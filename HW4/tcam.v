==> flow/design.v <==
module comparator #(
    parameter MEM_SIZE = 16,
    parameter MEM_LENGTH = 16 
) (
      a,
      b,
      match
);
    input   [MEM_LENGTH-1:0]  a;
    input   [MEM_LENGTH-1:0]  b;
    output          match;
wire    [MEM_LENGTH-1:0]  matches;
genvar i;
generate
    for(i = 0; i < MEM_LENGTH; i = i + 1) begin
        assign matches[i] = a[i] === 1'bx || b[i] === 1'bx || ~(a[i] ^ b[i]);
    end
endgenerate
assign match = &matches;
endmodule
module tcam #(
    parameter MEM_SIZE   =  16,
    parameter MEM_LENGTH =  16 
) (
              clk,
              rstN,
              we,
              waddr,
              data,
              search,
              saddr,
              sdata,
              found
);
    input                            clk;
    input                            rstN;
    input                            we;
    input   [$clog2(MEM_SIZE)-1:0]   waddr;
    input   [MEM_LENGTH-1:0]         data;
    input                            search;
    output  [$clog2(MEM_SIZE)-1:0]   saddr;
    output  [MEM_LENGTH-1:0]         sdata;
    output                           found;
    reg     [MEM_LENGTH-1:0]         mem [MEM_SIZE-1:0];
    wire    [MEM_SIZE:0]             matches;
    reg     [$clog2(MEM_SIZE)-1:0]   search_res;
    reg     [$clog2(MEM_SIZE)-1:0]   addrx;
    reg     [MEM_LENGTH-1:0]         datax;
  always @* begin
        addrx = {$clog2(MEM_SIZE){1'bx}};
        datax = {MEM_LENGTH{1'bx}};
    end
assign saddr = search ? search_res : addrx;
assign sdata = search ? mem[search_res] : datax;
assign found = (|matches) & search & (|matches !== 1'bx);
genvar i;
generate
    for (i = 0; i < MEM_SIZE; i = i + 1)
        comparator #(MEM_SIZE, MEM_LENGTH) cmp(mem[i], data, matches[i]);
endgenerate
integer j, z;
always @(posedge clk or negedge rstN) begin
    if (~rstN) begin
        for (j = 0; j < MEM_SIZE; j = j + 1)
            mem[j]  = 0;
        search_res = 0;
    end
    else if (we)
        mem[waddr] = data;
    else begin
        search_res = addrx;
        if (search && found)
            for (z = 0; z < MEM_SIZE; z = z + 1)
                if (search_res === addrx && matches[z]) search_res = z;
    end 
end
endmodule
## From RTL to reports: tcam

Tool output for the design above, in the order of the flow.
Line numbers count from 1 in the design file above.
Operators: Yosys type, input widths -> output width; for muxes data width and select width s.
Not given: -

- Top: tcam
- Clock input: clk
- Cell library: sky130hd
- Corner: tt_025C_1v80

## Word level

Counts by Yosys on the flattened word-level netlist (proc, flatten, opt, wreduce). Print and check cells are left out. Cells with the same type and inputs are merged into one.

- Bits in registers: 260
- Input bits: 24
- Output and inout port bits: 21
- Cells after elaboration: 1,510

- Eq/ne operators: 318
- Mux-type cells: 66
- Bitwise logic cells: 530
- Reductions and logical operators: 579

Operator list:

| cell | count |
|---|---|
| $logic_or 1x1->1 | 512 |
| $eqx 1x1->1 const B | 272 |
| $not 1->1 | 272 |
| $mux 16 | 17 |
| $xor 1x1->1 | 256 |
| $reduce_and 16->1 | 16 |
| $pmux 16 s16 | 1 |
| $reduce_or 15->1 | 16 |
| $mux 4 | 48 |
| $eq 4x4->1 const B | 16 |
| $eqx 4x4->1 const B | 15 |
| $reduce_and 2->1 | 16 |
| $eq 4x3->1 const B | 8 |
| $reduce_or 17->1 | 1 |
| $logic_and 1x1->1 | 16 |
| $eq 4x2->1 const B | 4 |
| $eq 4x1->1 const B | 2 |
| $logic_not 4->1 | 2 |
| $and 1x1->1 | 2 |
| $nex 1x1->1 const B | 1 |

## Logic depth

Yosys ltp: most cells in a row. Word level: on the elaborated netlist, between registers, memories and ports. Mapped: between sequential cells and ports; inverters and the memories' decode and read muxes count.

- Word-level depth: 84
- ABC_AREA: 0
- Depth in mapped cells: 4
- Gate-level depth less buffers: 3

## Netlist

The flow's flattened synthesis, as Yosys stat reports it; memories are mapped. The netlist is that of the ABC_AREA named above (0 if unset); the other value can give another one.
The area totals of this step are shown rounded.

- Mapped cells: 41
- Mapped area: 661 µm²
- Sequential part of the area: 400 µm²
- Mapped flip-flops: 16

Cells by type:

| type | count | area in all (µm²) |
|---|---|---|
| sky130_fd_sc_hd__dfrtp_1 | 16 | 400.384 |
| sky130_fd_sc_hd__mux2_2 | 16 | 180.173 |
| sky130_fd_sc_hd__buf_4 | 5 | 37.536 |
| sky130_fd_sc_hd__nor4_4 | 1 | 21.27 |
| sky130_fd_sc_hd__buf_6 | 1 | 11.261 |
| sky130_fd_sc_hd__nand2b_1 | 1 | 6.256 |
| sky130_fd_sc_hd__conb_1 | 1 | 3.754 |

## Worst setup path after synthesis

Path of least setup slack by OpenSTA after synthesis, without wires, with an ideal clock, recovery checks aside; 20% of the period is set as input and as output delay. Where synthesis merged equal registers, the netlist keeps one of their names.

- Path type: input to register
- Start point: in waddr[2]
- End point: reg mem[0][10]
- Period: 1.6 ns
- Data arrival time: 1.316 ns
- Required time: 1.475 ns
- Setup slack: 0.159 ns
- Delay of the path: 1.121 ns
- Driving pins on the path: 4
- Synthesis period reached: 1.441 ns

"delay of the path" = arrival - input delay + setup time.
"driving pins on the path": output pins that drive a net of the path, with the launching flip-flop's if there is one; two outputs of one cell count as two.
"synthesis period reached" is the clock period less the worst setup slack; recovery checks do not enter. This is arithmetic on one report: input and output delays are still those of the set period (20% each).
Between the ends stands the longest chain of elaborated cells between them, by number of cells; it is not shown to be the way that was timed. Of several equally long chains one is given.
Each line given opens the expression or statement behind the cell; cells for indexed reads and writes are added by Yosys, which also makes memories of some case tables.

- Cell sequence: sky130_fd_sc_hd__nand2b_1 sky130_fd_sc_hd__nor4_4 sky130_fd_sc_hd__buf_6 sky130_fd_sc_hd__mux2_2
- Cells in the longest elaborated chain: 4
- Elaborated cells on any way between the ends: 20
- RTL lines with such cells: 1

RTL lines, path post-synthesis:

| element | line | RTL |
|---|---|---|
| start: declaration | 38 | `input   [$clog2(MEM_SIZE)-1:0]   waddr;` |
| $eq 4x4->1 | 69 | `mem[waddr] = data;` |
| $reduce_or 15->1 | - |  |
| $not 1->1 | - |  |
| $reduce_and 2->1 | - |  |
| end: assignment | 65 | `mem[j]  = 0;` |
| end: assignment | 69 |  |
| end: declaration | 44 | `reg     [MEM_LENGTH-1:0]         mem [MEM_SIZE-1:0];` |

## Timing after layout

From the final timing report of flow run B: the path of least setup slack in the routed layout; clock arrival at registers is part of the times.

- Path type: register to output
- Start point: reg mem[0][0]
- End point: out sdata[0]
- Period: 1.12 ns
- Data arrival time: 0.84 ns
- Required time: 0.90 ns
- Setup slack: 0.06 ns
- Driving pins on the path: 2

Between the ends stands the longest chain of elaborated cells between them, by number of cells; it is not shown to be the way that was timed. Of several equally long chains one is given.

- Cell sequence: sky130_fd_sc_hd__dfrtp_1 sky130_fd_sc_hd__buf_6
- Cells in the longest elaborated chain: 2
- Elaborated cells on any way between the ends: 2
- RTL lines with such cells: 1

RTL lines, path post-layout:

| element | line | RTL |
|---|---|---|
| start: declaration | 44 | `reg     [MEM_LENGTH-1:0]         mem [MEM_SIZE-1:0];` |
| start: assignment | 65 | `mem[j]  = 0;` |
| start: assignment | 69 | `mem[waddr] = data;` |
| $pmux 16 s16 | 54 | `assign sdata = search ? mem[search_res] : datax;` |
| $mux 16 | 54 |  |
| end: declaration | 42 | `output  [MEM_LENGTH-1:0]         sdata;` |

Hand-over note for tcam

Module tcam, platform sky130hd: 2 stored runs of the flow (Yosys, OpenROAD) with differing settings, in no particular order. Input and output delays are each 20% of the period that was set; the output load is 0.01 pF.
"achieved clock period" = clock period - worst setup slack. The figure is calculated, with input and output delays left at 20% of the set period.
"worst setup path time" is the time allowed to the run's worst setup path (the clock period less input and output delay, where it has them) less its slack. Clock arrival times count: a late capture clock shortens it, a late launch clock lengthens it.
"total power of the final layout" is the tool's figure for a default switching activity; nothing was simulated.
Measured values are rounded.

### Flow run A

Settings: `period_ns=1.74`, `CORE_UTILIZATION=46`, `SETUP_SLACK_MARGIN=-0.1`, `PLACE_DENSITY=0.92`, `CELL_PAD_IN_SITES_GLOBAL_PLACEMENT=3`, `CELL_PAD_IN_SITES_DETAIL_PLACEMENT=0`, `CTS_CLUSTER_DIAMETER=369`, `CAP_MARGIN=20`, `CORE_MARGIN=2`, `SLEW_MARGIN=20`

Incomplete, placement halted on GPL-0301.

### Flow run B

Settings: `period_ns=1.12`, `CORE_UTILIZATION=25`, `SETUP_SLACK_MARGIN=0.31`, `PLACE_DENSITY_LB_ADDON=0.02`, `HOLD_SLACK_MARGIN=0.2`, `CORE_MARGIN=9`, `CELL_PAD_IN_SITES_GLOBAL_PLACEMENT=0`, `CELL_PAD_IN_SITES_DETAIL_PLACEMENT=2`, `GPL_TIMING_DRIVEN=1`, `CTS_CLUSTER_SIZE=83`, `MIN_ROUTING_LAYER=met2`, `CAP_MARGIN=20`, `SLEW_MARGIN=20`

- Yosys chip area after synthesis: 661 µm²
- Area inside the die boundary: 4,820 µm²
- Standard-cell area after routing: 1,240 µm²
- Post-layout utilization: 49.6 %
- Worst setup slack after layout: 0.058 ns
- Setup TNS: 0.000 ns
- Total power of the final layout: 1,930 µW
- Achieved clock period: 1.062 ns
- Worst setup path time: 0.84 ns
- Critical path kind: register to output

End of note.
